==> flow/design.v <==
module ablight(
  input clk,
  input rst,
  output reg [15:0] led
);
  reg [31:0] count;
  always @(posedge clk) begin
    if (rst) begin led <= 1; count <= 0; end
    else begin
      if (count == 0) led <= {led[14:0], led[15]};
      count <= (count >= 5000000 ? 32'b0 : count + 1);
    end
  end
endmodule
==> Tool chain data of ablight <==
What the tools print for ablight, step after step.
Lines are those of the file above, counted from 1.
Operators carry their Yosys type and port widths (W data, S select, Z words).
Library cell names are shortened.
{ "design": {"top_module": "ablight", "clock": "clk", "lib": "sky130hd", "pvt_corner": "tt_025C_1v80"} }

==> Elaborated design <==
Yosys after proc, flatten, opt, wreduce and memory -nomap, before mapping. Enables and synchronous resets that opt folds into registers are not counted as muxes. Memory bits, and registers merged into a memory's read port (data or address), are not among the register bits. Print and check cells are not counted. Equal cells are merged and count once.
{ "bits": {"out_inout_bits": 16, "inputBits": 2, "rom_bits": 0, "latch_bits": 0, "ram_bits": 0, "n_memories": 0, "word_cells": 6, "regBits": 48, "clocked_rd_ports_x_width": 0} }
{ "op_classes": {"n_reduce_logical": 2, "muxes": 0, "n_mul": 0, "n_cmp": 1, "shifts": 0, "n_logic": 0, "add_sub_neg": 1, "equal": 0, "div": 0} }
{ "ops": {"columns": ["cell", "count"], "rows": [
  ["$add A32 B1 Y32 const B", 1],
  ["$ge A32 B23 Y1 const B", 1],
  ["$logic_not A32 Y1", 1],
  ["$reduce_or A2 Y1", 1]
]} }

==> Logic depth <==
Yosys ltp: most cells in a row. Word level: on the elaborated netlist, between registers, memories and ports. Mapped: between sequential cells and ports; inverters and the memories' decode and read muxes count.
{ "depth": {"ltp_word": 2, "ABC_AREA": 0, "ltp_mapped": 7, "mapped_depth_nobuf": 6} }

==> After synthesis <==
Source: synth_stat.txt of the flow (Yosys; design flattened, memories mapped). It holds for the ABC_AREA given above (unset counts as 0); a run with the other value may have another netlist.
Totals and module areas in this step are rounded.
{ "types": {"columns": ["cell_type", "count", "area_total_um2"], "rows": [
  ["dfxtp_1", 48, 960.922],
  ["mux2i_1", 16, 160.154],
  ["nor3_1", 22, 110.106],
  ["nand2b_1", 16, 100.096],
  ["xnor2_1", 10, 87.584],
  ["a211oi_1", 7, 52.55],
  ["nor4_1", 6, 37.536],
  ["nand3_1", 7, 35.034],
  ["nand4_1", 5, 31.28],
  ["or3_1", 5, 31.28],
  ["nand2_1", 8, 30.029],
  ["or4_1", 4, 30.029],
  ["clkbuf_1", 7, 26.275],
  ["xor2_1", 3, 26.275],
  ["ha_1", 2, 25.024],
  ["o21ai_0", 5, 25.024],
  ["nor2_1", 6, 22.522],
  ["o31ai_1", 3, 22.522]
]} }
Not listed: further types 16, cells in them 24.
{ "mapped": {"stdcells": 204, "buffers": 11, "ff_cells": 48, "seq_area_um2": 960.9, "yosys_area_um2": 1981} }

==> Path before layout <==
Path of least setup slack by OpenSTA after synthesis, without wires, with an ideal clock, recovery checks aside; 20% of the period is set as input and as output delay. Where synthesis merged equal registers, the netlist keeps one of their names.
{ "synth_path": {"kind": "register -> register", "from": "register count[3]", "to": "register count[19]", "path_stages": 6, "slack_ns": 1.933, "required_time_ns": 3.844, "setup_time_ns": 0.086, "delay_ns": 1.997, "period_ns": 3.93, "launch_ns": 0.000, "arrival_time_ns": 1.911, "period_less_setup_slack_ns": 1.997} }
"delay_ns" = arrival - input delay + setup time.
"path_stages": output pins that drive a net of the path, with the launching flip-flop's if there is one; two outputs of one cell count as two.
"period_less_setup_slack_ns" is the clock period less the worst setup slack; recovery checks do not enter. This is arithmetic on one report: input and output delays are still those of the set period (20% each).
Between the ends stands the longest chain of elaborated cells between them, by number of cells; it is not shown to be the way that was timed. Of several equally long chains one is given.
Each line given opens the expression or statement behind the cell; cells for indexed reads and writes are added by Yosys, which also makes memories of some case tables.
{ "synth_via": {"cell_sequence": "dfxtp_1 > nand4_4 > or4_1 > buf_2 > or4_1 > a211oi_1", "elab_chain_len": 2, "cells_between": 3, "cone_lines": 1, "cone_classes": "add/sub (1); compare (1); reduce/logical (1)"} }
{ "synth_lines": {"columns": ["item", "line_no", "source"], "rows": [
  ["start: declaration", 6, "reg [31:0] count;"],
  ["start: assignment", 8, "if (rst) begin led <= 1; count <= 0; end"],
  ["start: assignment", 11, "count <= (count >= 5000000 ? 32'b0 : count + 1);"],
  ["$ge A32 B23 Y1", 11, null],
  ["$reduce_or A2 Y1", null, null],
  ["end: assignment", 8, null],
  ["end: assignment", 11, null],
  ["end: declaration", 6, null]
]} }

==> Timing after layout <==
Path of least setup slack in the final report of flow run A (OpenROAD, finished layout, wires in). Where an end is a register, its clock arrival counts in the times.
{ "layout_path": {"kind": "register -> register", "from": "register count[0]", "to": "register count[20]", "required_time_ns": 2.45, "slack_ns": 0.45, "launch_ns": 0.31, "period_ns": 2.22, "arrival_time_ns": 2.01, "setup_time_ns": 0.08, "path_stages": 6} }
Between the ends stands the longest chain of elaborated cells between them, by number of cells; it is not shown to be the way that was timed. Of several equally long chains one is given.
{ "layout_via": {"cell_sequence": "dfxtp_4 > ha_4 > nand3_4 > or4_4 > or3_4 > a211oi_2", "elab_chain_len": 2, "cells_between": 3, "cone_lines": 1, "cone_classes": "add/sub (1); compare (1); reduce/logical (1)"} }
{ "layout_lines": {"columns": ["item", "line_no", "source"], "rows": [
  ["start: declaration", 6, "reg [31:0] count;"],
  ["start: assignment", 8, "if (rst) begin led <= 1; count <= 0; end"],
  ["start: assignment", 11, "count <= (count >= 5000000 ? 32'b0 : count + 1);"],
  ["$ge A32 B23 Y1", 11, null],
  ["$reduce_or A2 Y1", null, null],
  ["end: assignment", 8, null],
  ["end: assignment", 11, null],
  ["end: declaration", 6, null]
]} }

ablight through Yosys and OpenROAD on sky130hd: 2 stored runs, unordered, with their settings and measured results. The constraints put input and output delay at 20% of the set period each and load the outputs with 0.01 pF.
"worst_path_time_ns" = time allowed to the worst setup path (clock period - input delay - output delay, where it has them) - its slack; a late launch clock adds to it, a late capture clock takes from it.
"power_total_uw": no workload was simulated; the value follows from the tool's default switching activity.
The measured numbers are rounded.
[
  {
    "run": "flow run A",
    "settings": { "period_ns": 2.22, "SETUP_SLACK_MARGIN": 0.55, "CAP_MARGIN": 20, "CORE_MARGIN": 2, "CORE_UTILIZATION": 40, "SLEW_MARGIN": 20 },
    "results": { "power_total_uw": 1449, "timing.setup.ws_ns": 0.446, "worst_path_time_ns": 1.77, "worst_setup_path_type": "register -> register", "layout_utilization_pct": 58.0, "synth_area_um2": 1981, "total_die_area_um2": 5530, "ws_hold_ns": 0.486, "fin_tns_ns": 0.000 }
  },
  {
    "run": "flow run B",
    "settings": { "period_ns": 2.63, "CORE_UTILIZATION": 16, "SETUP_SLACK_MARGIN": -0.21, "PLACE_DENSITY": 0.37, "CORE_ASPECT_RATIO": 1.6, "CORE_MARGIN": 3, "CELL_PAD_IN_SITES_DETAIL_PLACEMENT": 1, "GPL_TIMING_DRIVEN": 1, "GPL_ROUTABILITY_DRIVEN": 1, "CTS_CLUSTER_SIZE": 16, "MIN_ROUTING_LAYER": "met1", "CAP_MARGIN": 20, "SLEW_MARGIN": 20 },
    "results": { "power_total_uw": 1493, "timing.setup.ws_ns": 0.414, "worst_path_time_ns": 2.22, "worst_setup_path_type": "register -> register", "layout_utilization_pct": 21.3, "synth_area_um2": 1981, "total_die_area_um2": 13790, "ws_hold_ns": 0.494, "fin_tns_ns": 0.000 }
  }
]
