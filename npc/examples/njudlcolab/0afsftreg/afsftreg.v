==> flow/design.v <==
module afsftreg (
  input [7:0] seed,
  input clk,
  input rst,
  output reg [7:0] bitreg,
  output reg [7:0] hex1,
  output reg [7:0] hex0
);
  always @(posedge clk) begin
    if (rst) begin 
      bitreg <= seed;
      if (bitreg == 8'd0) bitreg <= 8'd1;
    end
    else begin
      bitreg <= {bitreg[0]^bitreg[2]^bitreg[3]^bitreg[4], bitreg[7:1]};
    end
  end
  toseg instance_1 (bitreg[5:3], hex1);
  toseg instance_2 (bitreg[2:0], hex0);
endmodule
module toseg(
  input [2:0] d,
  output [7:0] h_out
);
  reg [7:0] h;
  always @(d) begin
    case (d)
      3'd0 : h = 8'b11111101;
      3'd1 : h = 8'b01100000;
      3'd2 : h = 8'b11011010;
      3'd3 : h = 8'b11110010;
      3'd4 : h = 8'b01100110;
      3'd5 : h = 8'b10110110;
      3'd6 : h = 8'b10111110;
      3'd7 : h = 8'b11100000;
    endcase
  end
  assign h_out = ~h;
endmodule
# Step by step through the tools: afsftreg
# The steps from the RTL of afsftreg to its reports follow in flow order.
# Line numbers count from 1 in the design file above.
# Cell names lack the library's common part.
# The mark n/a stands for no value.
# setup
design,afsftreg
clock_port,clk
library,sky130hd
corner,tt_025C_1v80

# After elaboration
# Yosys after proc, flatten, opt, wreduce and memory -nomap, before mapping. Enables and synchronous resets that opt folds into registers are not counted as muxes. Print and check cells are not counted. Equal cells are merged and count once.
# Yosys's memory passes give these memory sizes; they may raise the number of words (mostly to a power of two), join words into wider ones and drop unused or constant bits.
# classes
muxes,2
bitwise,5
n_reduce_logical,1
# ops
op,n
8-bit inverter,2
8-bit 2-to-1 mux,2
8-bit logical NOT,1
1-bit XOR,3
# word_totals
ff_bits,8
mem_count,2
clocked_rd_ports_x_width,16
romBits,128
# mem_list
name,words,word_bits,read_ports,wr,line,source
(no name shown),8,8,1,0,27,case (d)
(no name shown),8,8,1,0,27,

# Logic depth
# Longest topological path by Yosys (ltp), each cell counted once; first at word level (registers and memories cut), then after technology mapping (sequential cells cut; the memories' decode and read muxes count).
# depth
depth_word,4
abc_area,0
mapped_depth,7
depth_no_buf,6

# Synthesis result
# The flow's flattened synthesis, as Yosys stat reports it; memories are mapped. The netlist is that of the ABC_AREA named above (0 if unset); the other value can give another one.
# mapped
ffs,24
area_um2,1107.3
buffers,3
seq_area_um2,480.5
cell_count,115
# types
type,n,type_area_um2
dfxtp_1,24,480.461
ha_1,8,100.096
inv_1,23,86.333
mux2i_1,8,80.077
nor4_4,2,42.541
nand2_1,8,30.029
nand3b_1,4,30.029
xnor2_1,3,26.275
mux2_2,2,22.522
a21oi_1,4,20.019
a21oi_2,2,17.517
a21boi_1,2,15.014
a21o_1,2,15.014
o21a_1,2,15.014
o21bai_1,2,15.014
nand2b_1,2,12.512
o22ai_1,2,12.512
buf_6,1,11.261
# Other cell types: 10; their cells: 14.
# By module: a second synthesis without flattening, with its own total; a netlist apart from the flattened one above.
# hier_totals
hier_cells,71
area_unflattened_um2,615.6
# Rows give one instance, submodules left out.
# by_module
module,area_um2,instances,cells,mod_seq_area_um2
afsftreg,340.3,1,37,160.2
toseg,137.6,2,17,0.0

# Timing after synthesis
# OpenSTA on the mapped netlist: ideal clock, no wires. The path of least setup slack (recovery checks aside). Input and output delay are each 20% of the period. Register names are those of the netlist, which keeps one name where synthesis merged equal registers.
# synth_timing
path_kind,input -> register
start,input port rst
end,register (name not given)
driving_pins,6
slack_ns,0.596
n_path_buf,1
delay_ns,1.244
clock_period_ns,2.3
arrival_ns,1.577
period_less_setup_slack_ns,1.704
# "delay_ns" is the arrival time less input delay plus setup time.
# "driving_pins": output pins that drive a net of the path, with the launching flip-flop's if there is one; two outputs of one cell count as two.
# "period_less_setup_slack_ns" = period - worst setup slack (recovery checks aside). The figure is calculated, with input and output delays left at 20% of the set period.
# The rows between start and end are the longest chain of elaborated cells between them; the timing report does not say that the signal goes this way. Where chains are equally long, one stands for them.
# Each line given opens the expression or statement behind the cell; cells for indexed reads and writes are added by Yosys, which also makes memories of some case tables.
# synth_between
cell_sequence,buf_2 > mux2_2 > a21boi_1 > inv_1 > ha_1 > nand2b_1
elab_chain_len,1
cells_between,1
cone_classes,1 x mux
# synth_rtl
element,line,source
start: declaration,4,"input rst,"
8-bit 2-to-1 mux,10,if (rst) begin

# Timing after layout
# Path of least setup slack in the final report of flow run B (OpenROAD, finished layout, wires in). Where an end is a register, its clock arrival counts in the times.
# layout_timing
path_kind,register -> register
start,register bitreg[3]
end,register (name not given)
n_path_buf,0
driving_pins,7
arrival_ns,2.23
slack_ns,-0.09
clock_period_ns,1.91
# The rows between start and end are the longest chain of elaborated cells between them; the timing report does not say that the signal goes this way. Where chains are equally long, one stands for them.
# A register here has more assigning lines than the two given.
# layout_between
cell_sequence,dfxtp_1 > nor4_4 > nand2_1 > a21o_1 > ha_1 > inv_1 > mux2i_1
elab_chain_len,3
cells_between,3
cone_classes,2 x mux; 1 x reduce/logical
# layout_rtl
element,line,source
start: declaration,5,"output reg [7:0] bitreg,"
start: assignment,11,bitreg <= seed;
start: assignment,15,"bitreg <= {bitreg[0]^bitreg[2]^bitreg[3]^bitreg[4], bitreg[7:1]};"
8-bit logical NOT,12,if (bitreg == 8'd0) bitreg <= 8'd1;
8-bit 2-to-1 mux,12,
8-bit 2-to-1 mux,10,if (rst) begin

Add stored flow runs of afsftreg

2 stored runs of afsftreg in the flow (synthesis by Yosys, layout by OpenROAD, sky130hd cells), in arbitrary order. Constraints: input delay and output delay 20% of the set period each, output load 0.01 pF.
"clock_period_reached_ns" is the run's clock period less its worst setup slack. It is reckoned from that one timing run; input and output delays stay at 20% of the period that was set.
By "worstPathTime_ns" is meant the share of the clock period that the worst setup path is allowed (20% is reserved at inputs, 20% at outputs), minus its slack. Clock arrival times at its registers enter into it.
"final_power_uw": no workload was simulated; the value follows from the tool's default switching activity.

Flow run A, flow files:
==> flow/run.sh <==
#!/bin/bash
# the make line also repeats the synthesis and layout settings of config.mk as NAME=value (left out here)
make -C /OpenROAD-flow-scripts/flow DESIGN_CONFIG=/design/flow/config.mk WORK_HOME=/design/flow/orfs CLKGATE_MAP_FILE= finish
==> flow/config.mk <==
export PLATFORM = sky130hd
export DESIGN_NAME = afsftreg
export DESIGN_NICKNAME = afsftreg
export VERILOG_FILES = /design/flow/design.v
export SDC_FILE = /design/flow/constraint.sdc
export NUM_CORES = 4
export LEC_CHECK = 0
export CAP_MARGIN = 35
export CELL_PAD_IN_SITES_DETAIL_PLACEMENT = 2
export CORE_ASPECT_RATIO = 1.43
export CORE_MARGIN = 3
export CORE_UTILIZATION = 36
export CTS_CLUSTER_DIAMETER = 35
export CTS_CLUSTER_SIZE = 49
export MAX_ROUTING_LAYER = met4
export MIN_ROUTING_LAYER = met1
export PLACE_DENSITY_LB_ADDON = 0.04
export SETUP_SLACK_MARGIN = 0.49
export SLEW_MARGIN = 20
==> flow/constraint.sdc <==
create_clock -name core_clock -period 1.8 [get_ports {clk}]
set_input_delay 0.3600 -clock core_clock [delete_from_list [all_inputs] [get_ports {clk}]]
set_output_delay 0.3600 -clock core_clock [all_outputs]
set_load 0.01 [all_outputs]

Flow run A: no final report: clock tree synthesis broke off with DPL-0033

Flow run B, flow files:
==> flow/run.sh <==
#!/bin/bash
# the make line also repeats the synthesis and layout settings of config.mk as NAME=value (left out here)
make -C /OpenROAD-flow-scripts/flow DESIGN_CONFIG=/design/flow/config.mk WORK_HOME=/design/flow/orfs CLKGATE_MAP_FILE= finish
==> flow/config.mk <==
export PLATFORM = sky130hd
export DESIGN_NAME = afsftreg
export DESIGN_NICKNAME = afsftreg
export VERILOG_FILES = /design/flow/design.v
export SDC_FILE = /design/flow/constraint.sdc
export NUM_CORES = 4
export LEC_CHECK = 0
export CAP_MARGIN = 20
export CORE_MARGIN = 2
export CORE_UTILIZATION = 63
export CTS_CLUSTER_DIAMETER = 177
export CTS_CLUSTER_SIZE = 88
export GPL_ROUTABILITY_DRIVEN = 1
export MAX_ROUTING_LAYER = met5
export PLACE_DENSITY_LB_ADDON = 0.26
export SLEW_MARGIN = 25
==> flow/constraint.sdc <==
create_clock -name core_clock -period 1.91 [get_ports {clk}]
set_input_delay 0.3820 -clock core_clock [delete_from_list [all_inputs] [get_ports {clk}]]
set_output_delay 0.3820 -clock core_clock [all_outputs]
set_load 0.01 [all_outputs]

==> results of flow run B, as CSV <==
result,value
final_stdcell_area_um2,1635.3
worstPathTime_ns,2.00
worst_path_kind,"register -> register"
clock_period_reached_ns,1.998
design.die.area_um2,2109.1
synth_chip_area_um2,1107.3
total_negative_slack_ns,-0.089
setup_ws_ns,-0.088
final_power_uw,1440
